==> flow/design.v <==
`timescale 1ns/1ps
module alu(	input  [3:0]Rx,
		input  [3:0]Ry,
		input  [1:0]op,
		input  clk,
		output reg [3:0]q);
	always @(posedge clk) begin
		case(op)
			2'b00:	q <= Rx + Ry;
			2'b01: 	q <= Rx - Ry;
			2'b10: 	q <= Rx & Ry;
			2'b11: 	q <= ~Rx;
		endcase
	end
endmodule
* Reports on alu
What the tools print for alu, step after step.
Lines are those of the file above, counted from 1.
Operators carry their Yosys type and port widths (W data, S select, Z words).
A cell with -- has no value.
- Design top :: alu
- Clock input :: clk
- Library :: sky130hd
- Library corner :: tt_025C_1v80

* After elaboration
Yosys after proc, flatten, opt, wreduce and memory -nomap, before mapping. Enables and synchronous resets that opt folds into registers are not counted as muxes. Memory bits, and registers merged into a memory's read port (data or address), are not among the register bits. Print and check cells are not counted. Equal cells are merged and count once.
- Multiplexer cells :: 1
- Add/sub/neg operators :: 2
- Eq/ne operators :: 3
- Multipliers :: 0
- Shifts and indexed selects :: 0
- Divide/modulo/power cells :: 0
- $lt $le $gt $ge :: 0
- Bitwise gates (word level) :: 2
- Reduce/logical cells :: 1
** Operators by type and width (count)
- $pmux W4 S4 :: 1
- $eq A2 B2 Y1 const B :: 2
- $add A4 B4 Y4 :: 1
- $sub A4 B4 Y4 :: 1
- $and A4 B4 Y4 :: 1
- $not A4 Y4 :: 1
- $eq A2 B1 Y1 const B :: 1
- $logic_not A2 Y1 :: 1
- Memories :: 0
- RAM bits :: 0
- Clocked read ports x word width :: 0
- Bits in latches :: 0
- Output and inout port bits :: 4
- Bits in read-only memories :: 0
- Word-level cells :: 10
- Bits in registers :: 4
- Bits of input ports :: 11

* Longest topological paths
Longest topological path by Yosys (ltp), each cell counted once; first at word level (registers and memories cut), then after technology mapping (sequential cells cut; the memories' decode and read muxes count).
- Word-level depth :: 2
- ABC_AREA :: 0
- Mapped depth :: 11
- Gate-level depth less buffers :: 11

* After synthesis
Yosys stat after the flow's synthesis: flattened, memories mapped to cells. It holds for the ABC_AREA given above (unset counts as 0); a run with the other value may have another netlist.
The area totals of this step are shown rounded.
** Cells by type
- sky130_fd_sc_hd__dfxtp_1 :: count 4, total area 80.077 um^2
- sky130_fd_sc_hd__ha_1 :: count 5, total area 62.56 um^2
- sky130_fd_sc_hd__mux2_2 :: count 2, total area 22.522 um^2
- sky130_fd_sc_hd__nand2_1 :: count 6, total area 22.522 um^2
- sky130_fd_sc_hd__a21oi_1 :: count 4, total area 20.019 um^2
- sky130_fd_sc_hd__fa_1 :: count 1, total area 20.019 um^2
- sky130_fd_sc_hd__mux2i_1 :: count 2, total area 20.019 um^2
- sky130_fd_sc_hd__xnor2_1 :: count 2, total area 17.517 um^2
- sky130_fd_sc_hd__xor2_1 :: count 2, total area 17.517 um^2
- sky130_fd_sc_hd__a21oi_4 :: count 1, total area 16.266 um^2
- sky130_fd_sc_hd__nor3_4 :: count 1, total area 16.266 um^2
- sky130_fd_sc_hd__inv_1 :: count 4, total area 15.014 um^2
- sky130_fd_sc_hd__nor2_1 :: count 4, total area 15.014 um^2
- sky130_fd_sc_hd__nand2b_4 :: count 1, total area 13.763 um^2
- sky130_fd_sc_hd__buf_6 :: count 1, total area 11.261 um^2
- sky130_fd_sc_hd__o211a_1 :: count 1, total area 10.01 um^2
- sky130_fd_sc_hd__o21ai_0 :: count 2, total area 10.01 um^2
- sky130_fd_sc_hd__nand4b_1 :: count 1, total area 8.758 um^2
Other cell types: 9; their cells: 9.
- Synthesis area :: 0.00046 mm^2
- Cells in the netlist :: 53
- Flip-flop cells :: 4
- Area of sequential cells :: 0.0000801 mm^2

* Path before layout
Source: OpenSTA report_checks on the synthesized netlist (no wires, ideal clock, input and output delay 20% of the period each), path of least setup slack; recovery checks are left aside. Register names are those of the netlist, which keeps one name where synthesis merged equal registers.
- Kind :: input -> register
- Start :: in op[1]
- End :: reg q[3]
- Path slack :: 0.327 ns
- Clock period :: 2.8 ns
- Delay of the path :: 1.913 ns
- External input delay :: 0.560 ns
- Data arrival time :: 2.342 ns
- Data required time :: 2.669 ns
- Stages on the path :: 10
- Library setup time :: 0.131 ns
- Synthesis period reached :: 2.473 ns
"delay of the path" is the arrival time less input delay plus setup time.
"stages on the path": output pins that drive a net of the path, with the launching flip-flop's if there is one; two outputs of one cell count as two.
"synthesis period reached" is the clock period less the worst setup slack; recovery checks do not enter. This is arithmetic on one report: input and output delays are still those of the set period (20% each).
The rows between start and end are the longest chain of elaborated cells between them; the timing report does not say that the signal goes this way. Where chains are equally long, one stands for them.
A line is the first line of the expression or statement that the cell stems from. Yosys adds cells for indexed reads and writes and turns some case tables into memories.
A register here has more assigning lines than the two given.
- Cells stage by stage :: sky130_fd_sc_hd__clkbuf_1 sky130_fd_sc_hd__nor2b_1 sky130_fd_sc_hd__mux2i_1 sky130_fd_sc_hd__ha_1 sky130_fd_sc_hd__nor2_1 sky130_fd_sc_hd__a21oi_4 sky130_fd_sc_hd__mux2_2 sky130_fd_sc_hd__a21oi_1 sky130_fd_sc_hd__o211a_1 sky130_fd_sc_hd__o21ai_2
- Cells in the longest elaborated chain :: 2
- Elaborated cells on any way between the ends :: 5
- Classes of those cells :: eq/ne: 3; mux: 1; reduce/logical: 1
** Ends and longest elaborated chain, after synthesis
- start, declared :: RTL line 4 : input [1:0]op,
- $eq A2 B2 Y1 :: RTL line 8 : case(op)
- $pmux W4 S4 :: RTL line 8
- end, assigned :: RTL line 9 : 2'b00: q <= Rx + Ry;
- end, assigned :: RTL line 10 : 2'b01: q <= Rx - Ry;
- end, declared :: RTL line 6 : output reg [3:0]q);

* Worst path after layout
From the final timing report of entry B: the path of least setup slack in the routed layout; clock arrival at registers is part of the times.
- Kind :: input -> register
- Start :: in Ry[0]
- End :: reg q[3]
- Path slack :: 0.22 ns
- Data required time :: 3.37 ns
- Stages on the path :: 12
- External input delay :: 0.65 ns
- Clock period :: 3.26 ns
- Library setup time :: 0.12 ns
- Data arrival time :: 3.16 ns
The rows between start and end are the longest chain of elaborated cells between them; the timing report does not say that the signal goes this way. Where chains are equally long, one stands for them.
A register here has more assigning lines than the two given.
- Cells stage by stage :: sky130_fd_sc_hd__clkdlybuf4s50_1 sky130_fd_sc_hd__inv_1 sky130_fd_sc_hd__ha_1 sky130_fd_sc_hd__nor2_1 sky130_fd_sc_hd__xnor2_1 sky130_fd_sc_hd__ha_1 sky130_fd_sc_hd__nor2_1 sky130_fd_sc_hd__a21oi_4 sky130_fd_sc_hd__mux2_2 sky130_fd_sc_hd__a21oi_1 sky130_fd_sc_hd__o211a_1 sky130_fd_sc_hd__o21ai_2
- Cells in the longest elaborated chain :: 2
- Elaborated cells on any way between the ends :: 3
- Classes of those cells :: add/sub: 2; mux: 1
** Ends and longest elaborated chain, after layout
- start, declared :: RTL line 3 : input [3:0]Ry,
- $sub A4 B4 Y4 :: RTL line 10 : 2'b01: q <= Rx - Ry;
- $pmux W4 S4 :: RTL line 8 : case(op)
- end, assigned :: RTL line 9 : 2'b00: q <= Rx + Ry;
- end, assigned :: RTL line 10
- end, declared :: RTL line 6 : output reg [3:0]q);

--- measured runs ---
Record of 2 stored runs of the RTL-to-layout flow on alu, platform sky130hd. The runs are unordered. Constraints: input delay and output delay 20% of the set period each, output load 0.01 pF.
"achieved clock period" is the run's clock period less its worst setup slack. It is reckoned from that one timing run; input and output delays stay at 20% of the period that was set.
Results are given in rounded form.

** Entry A
- Settings :: period_ns=2.3; CORE_UTILIZATION=60; SETUP_SLACK_MARGIN=0.15; PLACE_DENSITY_LB_ADDON=0.22; CORE_ASPECT_RATIO=1.7; GPL_TIMING_DRIVEN=1; CTS_CLUSTER_SIZE=42; CTS_CLUSTER_DIAMETER=344; MAX_ROUTING_LAYER=met5; CAP_MARGIN=20; CORE_MARGIN=2; SLEW_MARGIN=20
- Outcome :: no results, floorplanning failed with PDN-0185

** Entry B
- Settings :: period_ns=3.26; CORE_UTILIZATION=36; PLACE_DENSITY=0.39; CORE_ASPECT_RATIO=1.31; CELL_PAD_IN_SITES_DETAIL_PLACEMENT=2; TNS_END_PERCENT=15; ABC_AREA=0; GPL_TIMING_DRIVEN=0; GPL_ROUTABILITY_DRIVEN=0; CTS_CLUSTER_SIZE=91; CTS_CLUSTER_DIAMETER=352; CAP_MARGIN=25; SLEW_MARGIN=20; MIN_ROUTING_LAYER=met2; CORE_MARGIN=2
- Worst hold slack :: 0.800 ns
- Setup slack of the critical path :: 0.216 ns
- Final design utilization :: 53.9%
- Post-synthesis cell area :: 0.00046 mm^2
- Setup total negative slack :: 0.000 ns
- Achieved clock period :: 3.044 ns
- Area of the standard cells in the finished layout :: 0.000633 mm^2
- Die size :: 0.00158 mm^2
--- end ---
